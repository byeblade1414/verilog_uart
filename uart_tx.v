==> flow/design.v <==
`timescale 1ns / 1ps
module uart_clk_en(
    input clk,
    input reset,
    output reg en
    );
	 reg [12:0] counter;
	 always @(posedge clk or posedge reset) begin
		if(reset) begin
			counter <= 0;
			en <= 0;
		end 
		else begin
			en <= 0;
			counter <= counter + 1;
			if(counter == 5300) begin
				counter <= 0;
				en <= 1;
			end
		end
	 end
endmodule
`timescale 1ns / 1ps
module uart_tx(
    input clk,
    input n_reset,
	 input start_transmission,
	 input [7:0] data,
    output reg tx
    );
	 wire reset;
	 assign reset = !n_reset;
	 parameter idle = 0, start_bit = 1, data_bits = 2, stop_bit = 3;
	 reg [1:0] ps,ns;  
	 reg [2:0] d_bc;
	 reg startb_sent, stopb_sent, data_bits_sent;
	 wire en;
	 uart_clk_en i1(clk,reset,en);
	 always @(posedge clk or posedge reset) begin
		if(reset) begin
			ps <= idle;
		end
		else begin
			ps <= ns;
		end
	 end
	 always @(*) begin
		case(ps)
			idle : ns = start_transmission ? start_bit : idle;
			start_bit : ns = startb_sent ? data_bits : start_bit;
			data_bits : ns = data_bits_sent ? stop_bit : data_bits;
			stop_bit : ns = stopb_sent ? idle : stop_bit;
			default : ns = idle;
		endcase
	 end
	 always @(posedge clk or posedge reset) begin
		if(reset) begin
			tx <= 1;
			d_bc <= 0;
			startb_sent <= 0;
			stopb_sent <= 0;
			data_bits_sent <= 0;
		end
		else begin
			if(en) begin
				case(ps)
					idle : begin tx <= 1; data_bits_sent <= 0; stopb_sent <= 0; startb_sent <= 0; end
					start_bit : begin tx <= 0; startb_sent <= 1; end
					data_bits :
						begin 
							tx <= data[d_bc];
							if(d_bc == 7) begin d_bc <= 0; data_bits_sent <= 1; end
							else begin  d_bc <= d_bc + 1; end
						end
					stop_bit : begin tx <= 1; stopb_sent <= 1; end 
				endcase
			end
		end
	end
endmodule
=== From RTL to reports: uart_tx ===
The steps from the RTL of uart_tx to its reports follow in flow order.
Line numbers count from 1 in the design file above.
Not given: -

* Top: uart_tx
* Clock port: clk
* Cell library: sky130hd
* Corner: tt_025C_1v80

=== Elaborated design ===
Yosys after proc, flatten, opt, wreduce and memory -nomap, before mapping. Memory bits, and registers merged into a memory's read port (data or address), are not among the register bits. Print and check cells are not counted.

* Register bits: 23
* Bits in read-only memories: 0
* Elaborated cells: 39
* Memories: 0
* Word width x clocked read ports: 0
* Input bits: 11
* Output and inout bits: 1
* Bits in latches: 0
* Memory bits (writable): 0

* Div/mod/pow operators: 0
* Bitwise operators: 0
* Add/subtract/negate cells: 2
* Shift operators: 1
* Reductions and logical operators: 9
* Mux-type cells: 13
* $mul: 0
* Equal/unequal tests: 6
* Order comparisons: 0

{| class="wikitable"
|+ Operators with widths
! cell !! count
|-
| adder 13 x 1 -> 13 bit (second input constant) || 1
|-
| equality test 13 bit (second input constant) || 1
|-
| 2-to-1 mux 13 bit || 1
|-
| variable part select 8 x 3 -> 1 bit || 1
|-
| case mux 2 bit (select 4 bit) || 1
|-
| AND reduction 2 bit || 3
|-
| nonzero test 2 bit || 3
|-
| case mux 1 bit (select 2 bit) || 3
|-
| equality test 2 bit (second input constant) || 2
|-
| 2-to-1 mux 2 bit || 2
|-
| 2-to-1 mux 1 bit || 4
|-
| adder 3 x 1 -> 3 bit (second input constant) || 1
|-
| equality test 3 bit (second input constant) || 1
|-
| AND reduction 3 bit || 1
|-
| case mux 1 bit (select 3 bit) || 1
|-
| 2-to-1 mux 3 bit || 1
|-
| equality test 2 x 1 -> 1 bit (second input constant) || 1
|-
| inequality test 2 bit (second input constant) || 1
|-
| logical NOT 2 bit || 1
|-
| OR reduction 2 bit || 1
|}

=== Logic depth ===
Longest topological path by Yosys (ltp), each cell counted once; first at word level (registers and memories cut), then after technology mapping (sequential cells cut; the memories' decode and read muxes count).

* Depth in word-level cells: 3
* ABC_AREA: 0
* Gate-level depth with buffers: 6
* Gate-level depth less buffers: 6

=== Synthesis result ===
The flow's flattened synthesis, as Yosys stat reports it; memories are mapped. The netlist is that of the ABC_AREA named above (0 if unset); the other value can give another one.
Totals and module areas in this step are rounded.

{| class="wikitable"
|+ Cell types
! cell !! count !! total area (µm²)
|-
| sky130_fd_sc_hd__dfrtp_1 || 23 || 575.552
|-
| sky130_fd_sc_hd__dfstp_2 || 2 || 52.55
|-
| sky130_fd_sc_hd__xor2_1 || 6 || 52.55
|-
| sky130_fd_sc_hd__ha_1 || 4 || 50.048
|-
| sky130_fd_sc_hd__nor2_1 || 12 || 45.043
|-
| sky130_fd_sc_hd__nand2_1 || 10 || 37.536
|-
| sky130_fd_sc_hd__xnor2_1 || 4 || 35.034
|-
| sky130_fd_sc_hd__inv_1 || 7 || 26.275
|-
| sky130_fd_sc_hd__nand3_1 || 5 || 25.024
|-
| sky130_fd_sc_hd__o21ai_0 || 5 || 25.024
|-
| sky130_fd_sc_hd__mux2_1 || 2 || 22.522
|-
| sky130_fd_sc_hd__mux4_2 || 1 || 22.522
|-
| sky130_fd_sc_hd__nand4bb_1 || 2 || 22.522
|-
| sky130_fd_sc_hd__nor4_4 || 1 || 21.27
|-
| sky130_fd_sc_hd__nor2b_1 || 3 || 18.768
|-
| sky130_fd_sc_hd__a22o_1 || 2 || 17.517
|-
| sky130_fd_sc_hd__nand4_1 || 2 || 12.512
|-
| sky130_fd_sc_hd__mux2_2 || 1 || 11.261
|}

Other cell types: 11; their cells: 13.

* Synthesis area: 1161 µm²
* Standard cells after synthesis: 105
* Area of sequential cells: 628.1 µm²
* Flip-flops: 25
* Buffer cells: 0

By module: a second synthesis without flattening, with its own total; a netlist apart from the flattened one above.

* Cell total of the unflattened synthesis: 113
* Area total of the unflattened synthesis: 1214 µm²

Rows give one instance, submodules left out.

{| class="wikitable"
|+ By module
! module !! seq. area (µm²) !! cells !! times used !! area (µm²)
|-
| uart_clk_en || 350.3 || 65 || 1 || 684.4
|-
| uart_tx || 277.8 || 48 || 1 || 529.3
|}

=== Path before layout ===
OpenSTA on the mapped netlist: ideal clock, no wires. The path of least setup slack (recovery checks aside). Input and output delay are each 20% of the period. Register names are those of the netlist, which keeps one name where synthesis merged equal registers.

* Path type: flip-flop to flip-flop
* Start point: register i1.counter[0]
* End point: register i1.counter[12]
* Library setup time: 122 ps
* Path buffers: 0
* Time at the first pin: 0 ps
* Delay of the path: 1488 ps
* Period: 1570 ps
* Data arrival time: 1366 ps
* Data required time: 1448 ps
* Driving pins on the path: 7
* Slack: 83 ps
* Synthesis period reached: 1487 ps

"delay of the path" = arrival - input delay + setup time.
"driving pins on the path": output pins that drive a net of the path, with the launching flip-flop's if there is one; two outputs of one cell count as two.
"synthesis period reached" is the clock period less the worst setup slack; recovery checks do not enter. This is arithmetic on one report: input and output delays are still those of the set period (20% each).
The rows between start and end are the longest chain of elaborated cells between them; the timing report does not say that the signal goes this way. Where chains are equally long, one stands for them.
Each line given opens the expression or statement behind the cell; cells for indexed reads and writes are added by Yosys, which also makes memories of some case tables.
At most two assigning lines are given for a register; there are more.

* Cells stage by stage: sky130_fd_sc_hd__dfrtp_1 -> sky130_fd_sc_hd__inv_1 -> sky130_fd_sc_hd__ha_1 -> sky130_fd_sc_hd__nand4bb_1 -> sky130_fd_sc_hd__nor4_4 -> sky130_fd_sc_hd__nand3b_1 -> sky130_fd_sc_hd__o21ai_1
* Cells in the longest elaborated chain: 2
* Elaborated cells between the ends (all ways): 3
* RTL lines with such cells: 2
* Classes of those cells: add/sub (1); eq/ne (1); mux (1)

{| class="wikitable"
|+ Ends and longest elaborated chain, after synthesis
! item !! RTL line !! text
|-
| from (decl) || 7 || <nowiki>reg [12:0] counter;</nowiki>
|-
| from (assign) || 10 || <nowiki>counter <= 0;</nowiki>
|-
| from (assign) || 15 || <nowiki>counter <= counter + 1;</nowiki>
|-
| adder 13 x 1 -> 13 bit || 15 ||
|-
| 2-to-1 mux 13 bit || 16 || <nowiki>if(counter == 5300) begin</nowiki>
|-
| to (assign) || 15 ||
|-
| to (assign) || 17 || <nowiki>counter <= 0;</nowiki>
|-
| to (decl) || 7 ||
|}

=== Timing after layout ===
From the final timing report of run A: the path of least setup slack in the routed layout; clock arrival at registers is part of the times.
The report prints the path's times to 10 ps; the period is as set.

* Path type: flip-flop to output port
* Start point: register tx
* End point: output port tx
* Data arrival time: 1400 ps
* Path buffers: 1
* Data required time: 2570 ps
* Time at the first pin: 330 ps
* Period: 3210 ps
* External output delay: 640 ps
* Driving pins on the path: 2
* Slack: 1160 ps

At most two assigning lines are given for a register; there are more.

* Cells stage by stage: sky130_fd_sc_hd__dfstp_2 -> sky130_fd_sc_hd__clkdlybuf4s50_1
* Cells in the longest elaborated chain: 0
* Elaborated cells between the ends (all ways): 0
* RTL lines with such cells: 0

{| class="wikitable"
|+ Ends and longest elaborated chain, after layout
! item !! RTL line !! text
|-
| from (decl) || 29 || <nowiki>output reg tx</nowiki>
|-
| from (assign) || 58 || <nowiki>tx <= 1;</nowiki>
|-
| from (assign) || 71 || <nowiki>tx <= data[d_bc];</nowiki>
|-
| to (decl) || 29 ||
|}

==> results <==
Stored flow runs of uart_tx (2 of them; Yosys, OpenROAD, sky130hd). They differ in their settings and are not a sequence. Constraints: input delay and output delay 20% of the set period each, output load 0.01 pF.
"achieved period" is the run's clock period less its worst setup slack. It is reckoned from that one timing run; input and output delays stay at 20% of the period that was set.
"worst setup path time" is the time allowed to the run's worst setup path (the clock period less input and output delay, where it has them) less its slack. Clock arrival times count: a late capture clock shortens it, a late launch clock lengthens it.
"total power of the final layout" rests on the timing tool's default activity at the inputs, not on a simulated workload.
"worst setup path time" is known to 10 ps.
The results are shown rounded.

=== Run A ===
{| class="wikitable"
! Setting !! Value
|-
| period_ns || 3.21
|-
| CORE_UTILIZATION || 57
|-
| SETUP_SLACK_MARGIN || 0.1
|-
| PLACE_DENSITY_LB_ADDON || 0.16
|-
| CORE_ASPECT_RATIO || 1.39
|-
| CORE_MARGIN || 3
|-
| GPL_TIMING_DRIVEN || 0
|-
| GPL_ROUTABILITY_DRIVEN || 1
|-
| CTS_CLUSTER_SIZE || 11
|-
| MAX_ROUTING_LAYER || met5
|-
| CAP_MARGIN || 20
|-
| SLEW_MARGIN || 20
|-
! Result !! Value
|-
| Die size || 2622 µm²
|-
| Setup slack of the worst path || 1163 ps
|-
| Worst setup path time || 1400 ps
|-
| Class of the worst setup path || flip-flop to output port
|-
| Total power of the final layout || 0.4817 mW
|-
| Chip area in the Yosys report || 1161 µm²
|-
| Achieved period || 2047 ps
|-
| Standard-cell area after routing || 1323 µm²
|}

=== Run B ===
{| class="wikitable"
! Setting !! Value
|-
| period_ns || 1.25
|-
| CORE_UTILIZATION || 19
|-
| SETUP_SLACK_MARGIN || 0.15
|-
| PLACE_DENSITY_LB_ADDON || 0.05
|-
| CORE_ASPECT_RATIO || 1.39
|-
| CELL_PAD_IN_SITES_DETAIL_PLACEMENT || 2
|-
| ABC_AREA || 1
|-
| GPL_TIMING_DRIVEN || 0
|-
| CTS_CLUSTER_DIAMETER || 43
|-
| MIN_ROUTING_LAYER || met2
|-
| CAP_MARGIN || 20
|-
| CORE_MARGIN || 2
|-
| SLEW_MARGIN || 20
|-
! Result !! Value
|-
| Die size || 7612 µm²
|-
| Setup slack of the worst path || -111 ps
|-
| Worst setup path time || 1360 ps
|-
| Class of the worst setup path || flip-flop to flip-flop
|-
| Total power of the final layout || 1.393 mW
|-
| Chip area in the Yosys report || 1315 µm²
|-
| Achieved period || 1361 ps
|-
| Standard-cell area after routing || 1844 µm²
|}
